==> flow/design.v <==
`timescale 1ns / 1ps
module lab4(
  input  clk,             
  input  reset_n,         
  input  [3:0] usr_btn,   
  output [3:0] usr_led    
);
reg signed [3:0] counter = 4'b0000;
reg [3:0] finaloutput = 0;
reg [26:0] ctr = 0;
reg [26:0] ctrmain = 0;
localparam min = -8, max = 7;
localparam pwnfive = 50000, pwntwentyfive = 250000, pwnfifty = 500000, pwnseventyfive = 750000, pwnonehundured = 999000;
reg [2:0] pwnstatus = 0;
reg [19:0] pwnctr = 0;
always @(posedge clk, negedge reset_n) begin
    if (reset_n == 0) begin
        ctr <= 0;
        ctrmain <= 0;
        finaloutput <= 0;
        pwnstatus <= 0;
        pwnctr <= 0;
        counter <= 0;
    end
    else if (clk == 1) begin
        pwnctr <= pwnctr + 1;
        if (pwnctr == 999990) begin
            pwnctr <= 0;
            finaloutput <= counter;
        end
        if (pwnstatus == 0) begin
            if (pwnctr == pwnfive) begin
                finaloutput <= 0;
            end
        end
        else if (pwnstatus == 1) begin
            if (pwnctr == pwntwentyfive) begin
                finaloutput <= 0;
            end
        end
        else if (pwnstatus == 2) begin
            if (pwnctr == pwnfifty) begin
                finaloutput <= 0;
            end
        end
        else if (pwnstatus == 3) begin
            if (pwnctr == pwnseventyfive) begin
                finaloutput <= 0;
            end
        end
        else if (pwnstatus == 4) begin
            if (pwnctr == pwnonehundured) begin
                finaloutput <= 0;
            end
        end
        if (usr_btn[0] == 1 && ctr < 10000000) begin
            ctr <= ctr + 1;
        end
        else if (usr_btn[0] == 1 && ctr >= 10000000) begin
            ctr <= 0;
            if (counter > min) begin
                counter = counter - 1;
            end
        end
        else if (usr_btn[1] == 1 && ctr < 10000000) begin
            ctr <= ctr + 1;
        end
        else if (usr_btn[1] == 1 && ctr >= 10000000) begin
            ctr <= 0;
            if (counter < max) begin
                counter = counter + 1;
            end
        end
        else if (usr_btn[2] == 1 && ctr < 10000000) begin
            ctr <= ctr + 1;
        end
        else if (usr_btn[2] == 1 && ctr >= 10000000) begin
            ctr <= 0;
            if (pwnstatus > 0) begin
                pwnstatus <= pwnstatus - 1;
            end
        end
        else if (usr_btn[3] == 1 && ctr < 10000000) begin
            ctr <= ctr + 1;
        end
        else if (usr_btn[3] == 1 && ctr >= 10000000) begin
            ctr <= 0;
            if (pwnstatus < 4) begin
                pwnstatus <= pwnstatus + 1;
            end
        end
        else if (ctrmain >= 17000000) begin  
            ctrmain <= 0;
            ctr <= 0;
        end
        else begin
            ctrmain <= ctrmain + 1;
        end
    end
end
assign usr_led = finaloutput;
endmodule
Tool chain data of lab4
The steps from the RTL of lab4 to its reports follow in flow order.
Line numbers count from 1 in the design file above.
Operators: Yosys type, input widths -> output width; for muxes data width and select width s.
{"block": "setup", "top": "lab4", "clock_port": "clk", "cell_library": "sky130hd", "lib_corner": "tt_025C_1v80"}

Elaborated design
Yosys after proc, flatten, opt, wreduce and memory -nomap, before mapping. Memory bits, and registers merged into a memory's read port (data or address), are not among the register bits. Print and check cells are not counted. Equal cells are merged and count once.
{"block": "bits", "register_bits": 85, "out_inout_bits": 4, "in_bits": 6, "elab_cells": 91}
{"block": "classes", "n_eq": 14, "reduce_and_logical": 17, "addsub": 7, "logic": 8, "mux": 32, "n_cmp": 7}
{"block": "op_table", "cell": "$mux 27", "count": 10}
{"block": "op_table", "cell": "$mux 4", "count": 16}
{"block": "op_table", "cell": "$eq 20x20->1 const B", "count": 3}
{"block": "op_table", "cell": "$add 27x1->27 const B", "count": 2}
{"block": "op_table", "cell": "$ge 27x24->1 const B", "count": 1}
{"block": "op_table", "cell": "$lt 27x24->1 const B", "count": 1}
{"block": "op_table", "cell": "$ge 27x25->1 const B", "count": 1}
{"block": "op_table", "cell": "$add 20x1->20 const B", "count": 1}
{"block": "op_table", "cell": "$eq 20x16->1 const B", "count": 1}
{"block": "op_table", "cell": "$eq 20x18->1 const B", "count": 1}
{"block": "op_table", "cell": "$eq 20x19->1 const B", "count": 1}
{"block": "op_table", "cell": "$mux 20", "count": 1}
{"block": "op_table", "cell": "$mux 3", "count": 5}
{"block": "op_table", "cell": "$reduce_and 9->1", "count": 1}
{"block": "op_table", "cell": "$reduce_bool 9->1", "count": 1}
{"block": "op_table", "cell": "$logic_and 1x1->1", "count": 8}
{"block": "op_table", "cell": "$not 1->1", "count": 8}
{"block": "op_table", "cell": "$reduce_bool 2->1", "count": 4}
{"block": "op_table", "cell": "$reduce_and 8->1", "count": 1}
{"block": "op_table", "cell": "$eq 3x2->1 const B", "count": 2}
{"block": "op_table", "cell": "$reduce_and 5->1", "count": 1}
{"block": "op_table", "cell": "$ne 2x1->1 const B", "count": 2}
{"block": "op_table", "cell": "$ne 2x2->1 const B", "count": 2}
{"block": "op_table", "cell": "$add 4x2->4 const B", "count": 1}
{"block": "op_table", "cell": "$sub 4x2->4 const B", "count": 1}
{"block": "op_table", "cell": "$gt 4x4->1 const B", "count": 1}
{"block": "op_table", "cell": "$lt 4x4->1 const B", "count": 1}
{"block": "op_table", "cell": "$add 3x1->3 const B", "count": 1}
Other operator kinds: 6; their cells: 6.

Depth
Yosys ltp: most cells in a row. Word level: on the elaborated netlist, between registers, memories and ports. Mapped: between sequential cells and ports; inverters and the memories' decode and read muxes count.
{"block": "logic_depth", "ltp_word": 10, "ABC_AREA": 0, "ltp_mapped": 11, "ltp_nobuf": 11}

Mapped cells and area
Source: synth_stat.txt of the flow (Yosys; design flattened, memories mapped). It holds for the ABC_AREA given above (unset counts as 0); a run with the other value may have another netlist.
Totals and module areas in this step are rounded.
{"block": "by_type", "cell": "sky130_fd_sc_hd__dfrtp_1", "count": 85, "type_area_um2": 2127.04}
{"block": "by_type", "cell": "sky130_fd_sc_hd__xnor2_1", "count": 28, "type_area_um2": 245.235}
{"block": "by_type", "cell": "sky130_fd_sc_hd__nor2_1", "count": 54, "type_area_um2": 202.694}
{"block": "by_type", "cell": "sky130_fd_sc_hd__o21ai_0", "count": 40, "type_area_um2": 200.192}
{"block": "by_type", "cell": "sky130_fd_sc_hd__ha_1", "count": 15, "type_area_um2": 187.68}
{"block": "by_type", "cell": "sky130_fd_sc_hd__nand2_1", "count": 43, "type_area_um2": 161.405}
{"block": "by_type", "cell": "sky130_fd_sc_hd__nand3_1", "count": 32, "type_area_um2": 160.154}
{"block": "by_type", "cell": "sky130_fd_sc_hd__nor3_1", "count": 27, "type_area_um2": 135.13}
{"block": "by_type", "cell": "sky130_fd_sc_hd__nand4_1", "count": 20, "type_area_um2": 125.12}
{"block": "by_type", "cell": "sky130_fd_sc_hd__xor2_1", "count": 13, "type_area_um2": 113.859}
{"block": "by_type", "cell": "sky130_fd_sc_hd__a21oi_1", "count": 17, "type_area_um2": 85.082}
{"block": "by_type", "cell": "sky130_fd_sc_hd__and3_1", "count": 11, "type_area_um2": 68.816}
{"block": "by_type", "cell": "sky130_fd_sc_hd__nor4_1", "count": 11, "type_area_um2": 68.816}
{"block": "by_type", "cell": "sky130_fd_sc_hd__inv_1", "count": 18, "type_area_um2": 67.565}
{"block": "by_type", "cell": "sky130_fd_sc_hd__a31oi_1", "count": 9, "type_area_um2": 56.304}
{"block": "by_type", "cell": "sky130_fd_sc_hd__clkbuf_1", "count": 15, "type_area_um2": 56.304}
{"block": "by_type", "cell": "sky130_fd_sc_hd__nand4b_1", "count": 6, "type_area_um2": 52.55}
{"block": "by_type", "cell": "sky130_fd_sc_hd__o31ai_1", "count": 7, "type_area_um2": 52.55}
Not listed: further types 33, cells in them 77.
{"block": "mapped", "stdcells": 528, "seqArea_mm2": 0.002127, "ffs": 85, "n_buf": 24, "yosys_area_mm2": 0.004802}

Path before layout
OpenSTA on the mapped netlist: ideal clock, no wires. The path of least setup slack (recovery checks aside). Input and output delay are each 20% of the period. Register names are those of the netlist, which keeps one name where synthesis merged equal registers.
{"block": "synth_path", "kind": "reg-to-reg", "startpoint": "reg ctr[22]", "endpoint": "reg counter[3]", "stages": 12, "path_slack_ns": 0.394, "path_buffers": 0, "setup_ns": 0.126, "launch_ns": 0.000, "t_arrival_ns": 2.279, "tclk_ns": 2.8, "t_required_ns": 2.674, "path_delay_ns": 2.405, "synth_period_reached_ns": 2.406}
"path_delay_ns" = arrival - input delay + setup time.
"stages" counts driving pins, that of a launching flip-flop among them; a cell with two outputs on the path counts twice.
"synth_period_reached_ns" is the clock period less the worst setup slack; recovery checks do not enter. This is arithmetic on one report: input and output delays are still those of the set period (20% each).
Between the ends stands the longest chain of elaborated cells between them, by number of cells; it is not shown to be the way that was timed. Of several equally long chains one is given.
Each line given opens the expression or statement behind the cell; cells for indexed reads and writes are added by Yosys, which also makes memories of some case tables.
At most two assigning lines are given for a register; there are more.
{"block": "synth_via", "path_cell_list": "sky130_fd_sc_hd__dfrtp_1 sky130_fd_sc_hd__or2_2 sky130_fd_sc_hd__nor4_1 sky130_fd_sc_hd__a21oi_1 sky130_fd_sc_hd__nor2_1 sky130_fd_sc_hd__nor2b_1 sky130_fd_sc_hd__ha_1 sky130_fd_sc_hd__a21o_1 sky130_fd_sc_hd__a21oi_1 sky130_fd_sc_hd__xor2_1 sky130_fd_sc_hd__nor2_1 sky130_fd_sc_hd__xor2_1", "elab_chain_len": 5, "cone_cells": 15, "cone_classes": "2 x compare; 2 x eq/ne; 3 x mux; 1 x logic; 7 x reduce/logical"}
{"block": "synth_rtl", "element": "from (decl)", "line_no": 10, "source": "reg [26:0] ctr = 0;"}
{"block": "synth_rtl", "element": "from (assign)", "line_no": 57, "source": "ctr <= ctr + 1;"}
{"block": "synth_rtl", "element": "from (assign)", "line_no": 66, "source": "ctr <= ctr + 1;"}
{"block": "synth_rtl", "element": "$ge 27x24->1", "line_no": 68, "source": "else if (usr_btn[1] == 1 && ctr >= 10000000) begin"}
{"block": "synth_rtl", "element": "$logic_and 1x1->1", "line_no": 68}
{"block": "synth_rtl", "element": "$mux 4", "line_no": 68}
{"block": "synth_rtl", "element": "$mux 4", "line_no": 65, "source": "else if (usr_btn[1] == 1 && ctr < 10000000) begin"}
{"block": "synth_rtl", "element": "$mux 4", "line_no": 59, "source": "else if (usr_btn[0] == 1 && ctr >= 10000000) begin"}
{"block": "synth_rtl", "element": "to (assign)", "line_no": 62, "source": "counter = counter - 1;"}
{"block": "synth_rtl", "element": "to (assign)", "line_no": 71, "source": "counter = counter + 1;"}
{"block": "synth_rtl", "element": "to (decl)", "line_no": 8, "source": "reg signed [3:0] counter = 4'b0000;"}

--- runs ---
Top module lab4; platform sky130hd; tools Yosys and OpenROAD; 2 stored runs in no particular order. Input and output delays are each 20% of the period that was set; the output load is 0.01 pF.

{"run": "record 1", "settings": { "period_ns": 2.01, "CORE_UTILIZATION": 53, "SETUP_SLACK_MARGIN": 0.17, "PLACE_DENSITY_LB_ADDON": 0.11, "CORE_ASPECT_RATIO": 1.41, "CELL_PAD_IN_SITES_GLOBAL_PLACEMENT": 3, "CELL_PAD_IN_SITES_DETAIL_PLACEMENT": 1, "TNS_END_PERCENT": 20, "GPL_TIMING_DRIVEN": 1, "GPL_ROUTABILITY_DRIVEN": 1, "CAP_MARGIN": 35, "CORE_MARGIN": 2, "SLEW_MARGIN": 20 }, "outcome": "unfinished; error FLW-0024 in placement"}
{"run": "record 2", "settings": { "period_ns": 3.93, "CORE_UTILIZATION": 63, "SETUP_SLACK_MARGIN": 0.45, "PLACE_DENSITY_LB_ADDON": 0.3, "CELL_PAD_IN_SITES_DETAIL_PLACEMENT": 2, "ABC_AREA": 1, "GPL_ROUTABILITY_DRIVEN": 1, "SLEW_MARGIN": 35, "MAX_ROUTING_LAYER": "met4", "CAP_MARGIN": 20, "CORE_MARGIN": 2 }, "outcome": "unfinished; error DPL-0033 in placement"}
--- end ---
